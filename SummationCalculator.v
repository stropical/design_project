==> flow/design.v <==
module SummationCalculator(input wire [9:0] A, input wire CLK, input wire RST, output reg [9:0] SEG_OUT);
    reg [9:0] SUM;
    reg [9:0] COUNT;
    always @(posedge CLK) begin
        if (RST) begin
            SUM <= 10'd0;            
            COUNT <= A;              
            SEG_OUT <= 10'd0;        
        end else if (COUNT == 10'd0) begin
            SEG_OUT <= SUM;          
        end else begin
            COUNT <= COUNT - 10'd1;  
            SUM <= SUM + COUNT;      
            SEG_OUT <= SUM;        
        end
    end
endmodule
### Step by step through the tools: SummationCalculator

Tool output for the design above, in the order of the flow.
Lines are those of the file above, counted from 1.
Library cell names are shortened.
Not given: --

| design | value |
|---|---|
| design top | SummationCalculator |
| clock port | CLK |
| standard-cell library | sky130hd |
| timing corner | tt_025C_1v80 |

### Word-level counts

Yosys after proc, flatten, opt, wreduce and memory -nomap, before mapping. Memory bits, and registers merged into a memory's read port (data or address), are not among the register bits. Print and check cells are not counted. Equal cells are merged and count once.

| word-level totals | value |
|---|---|
| input port bits | 12 |
| output and inout port bits | 10 |
| bits in registers | 30 |
| word-level cells | 9 |

| operators by class | value |
|---|---|
| mux-type cells | 2 |
| reduce/logical cells | 1 |
| add/sub/neg operators | 2 |
| eq/ne operators | 1 |

Operators by type and width:

| cell | count |
|---|---|
| two-way mux 10 bit | 2 |
| subtractor 10 x 1 -> 10 bit with constant B | 1 |
| adder 10 bit | 1 |
| logical NOT 10 bit | 1 |
| inequality test 2 bit with constant B | 1 |

### Longest topological paths

Longest topological path by Yosys (ltp), each cell counted once; first at word level (registers and memories cut), then after technology mapping (sequential cells cut; the memories' decode and read muxes count).

| depth | value |
|---|---|
| depth after elaboration | 3 |
| ABC_AREA | 0 |
| gate-level depth with buffers | 9 |
| mapped depth without buffers | 9 |

### Mapped cells and area

Yosys stat after the flow's synthesis: flattened, memories mapped to cells. It holds for the ABC_AREA given above (unset counts as 0); a run with the other value may have another netlist.
The area totals of this step are shown rounded.

Cells by type:

| type | count | total area (um^2) |
|---|---|---|
| dfxtp_1 | 20 | 400.384 |
| edfxtp_1 | 10 | 300.288 |
| ha_1 | 10 | 125.12 |
| nor2b_1 | 15 | 93.84 |
| xnor2_1 | 7 | 61.309 |
| nor2_1 | 16 | 60.058 |
| o21ai_0 | 11 | 55.053 |
| nand2_1 | 14 | 52.55 |
| mux2i_1 | 5 | 50.048 |
| a21oi_1 | 8 | 40.038 |
| xor2_1 | 4 | 35.034 |
| a21o_1 | 3 | 22.522 |
| nor4_4 | 1 | 21.27 |
| fa_1 | 1 | 20.019 |
| inv_1 | 5 | 18.768 |
| nor3_1 | 3 | 15.014 |
| nor3b_1 | 2 | 15.014 |
| a31oi_1 | 2 | 12.512 |

Not listed: further types 21, cells in them 25.

| mapped netlist | value |
|---|---|
| cells in the netlist | 162 |
| sequential area | 701 um^2 |
| cell area after synthesis | 1,590 um^2 |
| flip-flop cells | 30 |

### Path before layout

Path of least setup slack by OpenSTA after synthesis, without wires, with an ideal clock, recovery checks aside; 20% of the period is set as input and as output delay. Where synthesis merged equal registers, the netlist keeps one of their names.

| path post-synthesis | value |
|---|---|
| path kind | flip-flop to flip-flop |
| start | register COUNT[3] |
| end | register SUM[9] |
| stages | 8 |
| data required time | 4.509 ns |
| launch time at the first pin | 0.000 ns |
| path delay | 2.284 ns |
| slack | 2.346 ns |
| path buffers | 0 |
| period | 4.63 ns |
| data arrival time | 2.163 ns |
| period reached after synthesis | 2.284 ns |

"path delay" is the arrival time less input delay plus setup time.
"stages" counts driving pins, that of a launching flip-flop among them; a cell with two outputs on the path counts twice.
"period reached after synthesis" = period - worst setup slack (recovery checks aside). The figure is calculated, with input and output delays left at 20% of the set period.
Between the ends stands the longest chain of elaborated cells between them, by number of cells; it is not shown to be the way that was timed. Of several equally long chains one is given.
A line is the first line of the expression or statement that the cell stems from. Yosys adds cells for indexed reads and writes and turns some case tables into memories.

| on the way, post-synthesis | value |
|---|---|
| cells stage by stage | edfxtp_1 > ha_1 > a21oi_1 > nor2b_1 > a311o_1 > mux2_1 > a31oi_1 > mux2_2 |
| length of the longest elaborated chain | 1 |

Ends and longest elaborated chain, post-synthesis:

| item | RTL line | RTL |
|---|---|---|
| start, declared | 3 | `reg [9:0] COUNT;` |
| start, assigned | 7 | `COUNT <= A;` |
| start, assigned | 12 | `COUNT <= COUNT - 10'd1;` |
| adder 10 bit | 13 | `SUM <= SUM + COUNT;` |
| end, assigned | 6 | `SUM <= 10'd0;` |
| end, assigned | 13 |  |
| end, declared | 2 | `reg [9:0] SUM;` |

### Timing after layout

From the final timing report of entry A: the path of least setup slack in the routed layout; clock arrival at registers is part of the times.

| path after layout | value |
|---|---|
| path kind | flip-flop to flip-flop |
| start | register COUNT[6] |
| end | register SUM[9] |
| stages | 8 |
| slack | -0.33 ns |
| data required time | 1.97 ns |
| period | 1.81 ns |
| data arrival time | 2.30 ns |
| launch time at the first pin | 0.27 ns |
| path buffers | 0 |

Between the ends stands the longest chain of elaborated cells between them, by number of cells; it is not shown to be the way that was timed. Of several equally long chains one is given.

| on the way, after layout | value |
|---|---|
| cells stage by stage | edfxtp_1 > ha_4 > a21o_1 > a21oi_2 > nand2b_1 > a211o_1 > a31oi_4 > mux2_4 |
| length of the longest elaborated chain | 1 |

Ends and longest elaborated chain, after layout:

| item | RTL line | RTL |
|---|---|---|
| start, declared | 3 | `reg [9:0] COUNT;` |
| start, assigned | 7 | `COUNT <= A;` |
| start, assigned | 12 | `COUNT <= COUNT - 10'd1;` |
| adder 10 bit | 13 | `SUM <= SUM + COUNT;` |
| end, assigned | 6 | `SUM <= 10'd0;` |
| end, assigned | 13 |  |
| end, declared | 2 | `reg [9:0] SUM;` |

==> runs of SummationCalculator <==
Flow measurements of SummationCalculator on sky130hd: 2 stored runs with different settings, listed in no order. Input and output delays are each 20% of the period that was set; the output load is 0.01 pF.
"clock period achieved": clock period set for the run, less the worst setup slack. It is reckoned from that one timing run; input and output delays stay at 20% of the period that was set.
"time used up by the worst setup path" is the time allowed to the run's worst setup path (the clock period less input and output delay, where it has them) less its slack. Clock arrival times count: a late capture clock shortens it, a late launch clock lengthens it.
"power consumption" is the tool's figure for a default switching activity; nothing was simulated.
Measured values are rounded.
Among the settings, . means not set for that run.

| run name | period_ns | CORE_UTILIZATION | PLACE_DENSITY_LB_ADDON | CORE_ASPECT_RATIO | TNS_END_PERCENT | SLEW_MARGIN | CAP_MARGIN | CORE_MARGIN | CELL_PAD_IN_SITES_DETAIL_PLACEMENT | ABC_AREA | GPL_TIMING_DRIVEN | CTS_CLUSTER_DIAMETER | synthesized cell area (um^2) | die footprint (um^2) | std-cell area (final layout) (um^2) | setup slack of the worst path (ns) | setup total negative slack (ns) | worst-case hold slack (ns) | power consumption (uW) | clock period achieved (ns) | time used up by the worst setup path (ns) | critical path type |
|---|---|---|---|---|---|---|---|---|---|---|---|---|---|---|---|---|---|---|---|---|---|---|
| entry A | 1.81 | 18 | 0.1 | 0.69 | 45 | 15 | 20 | 2 | . | . | . | . | 1,590 | 9,600 | 2,680 | -0.325 | -4.18 | 0.484 | 3,390 | 2.135 | 2.14 | flip-flop to flip-flop |
| entry B | 3.37 | 51 | 0.03 | . | . | 20 | 5 | 2 | 1 | 0 | 1 | 358 | 1,590 | 3,580 | 1,940 | 0.836 | 0.000 | 0.492 | 1,440 | 2.534 | 2.53 | flip-flop to flip-flop |
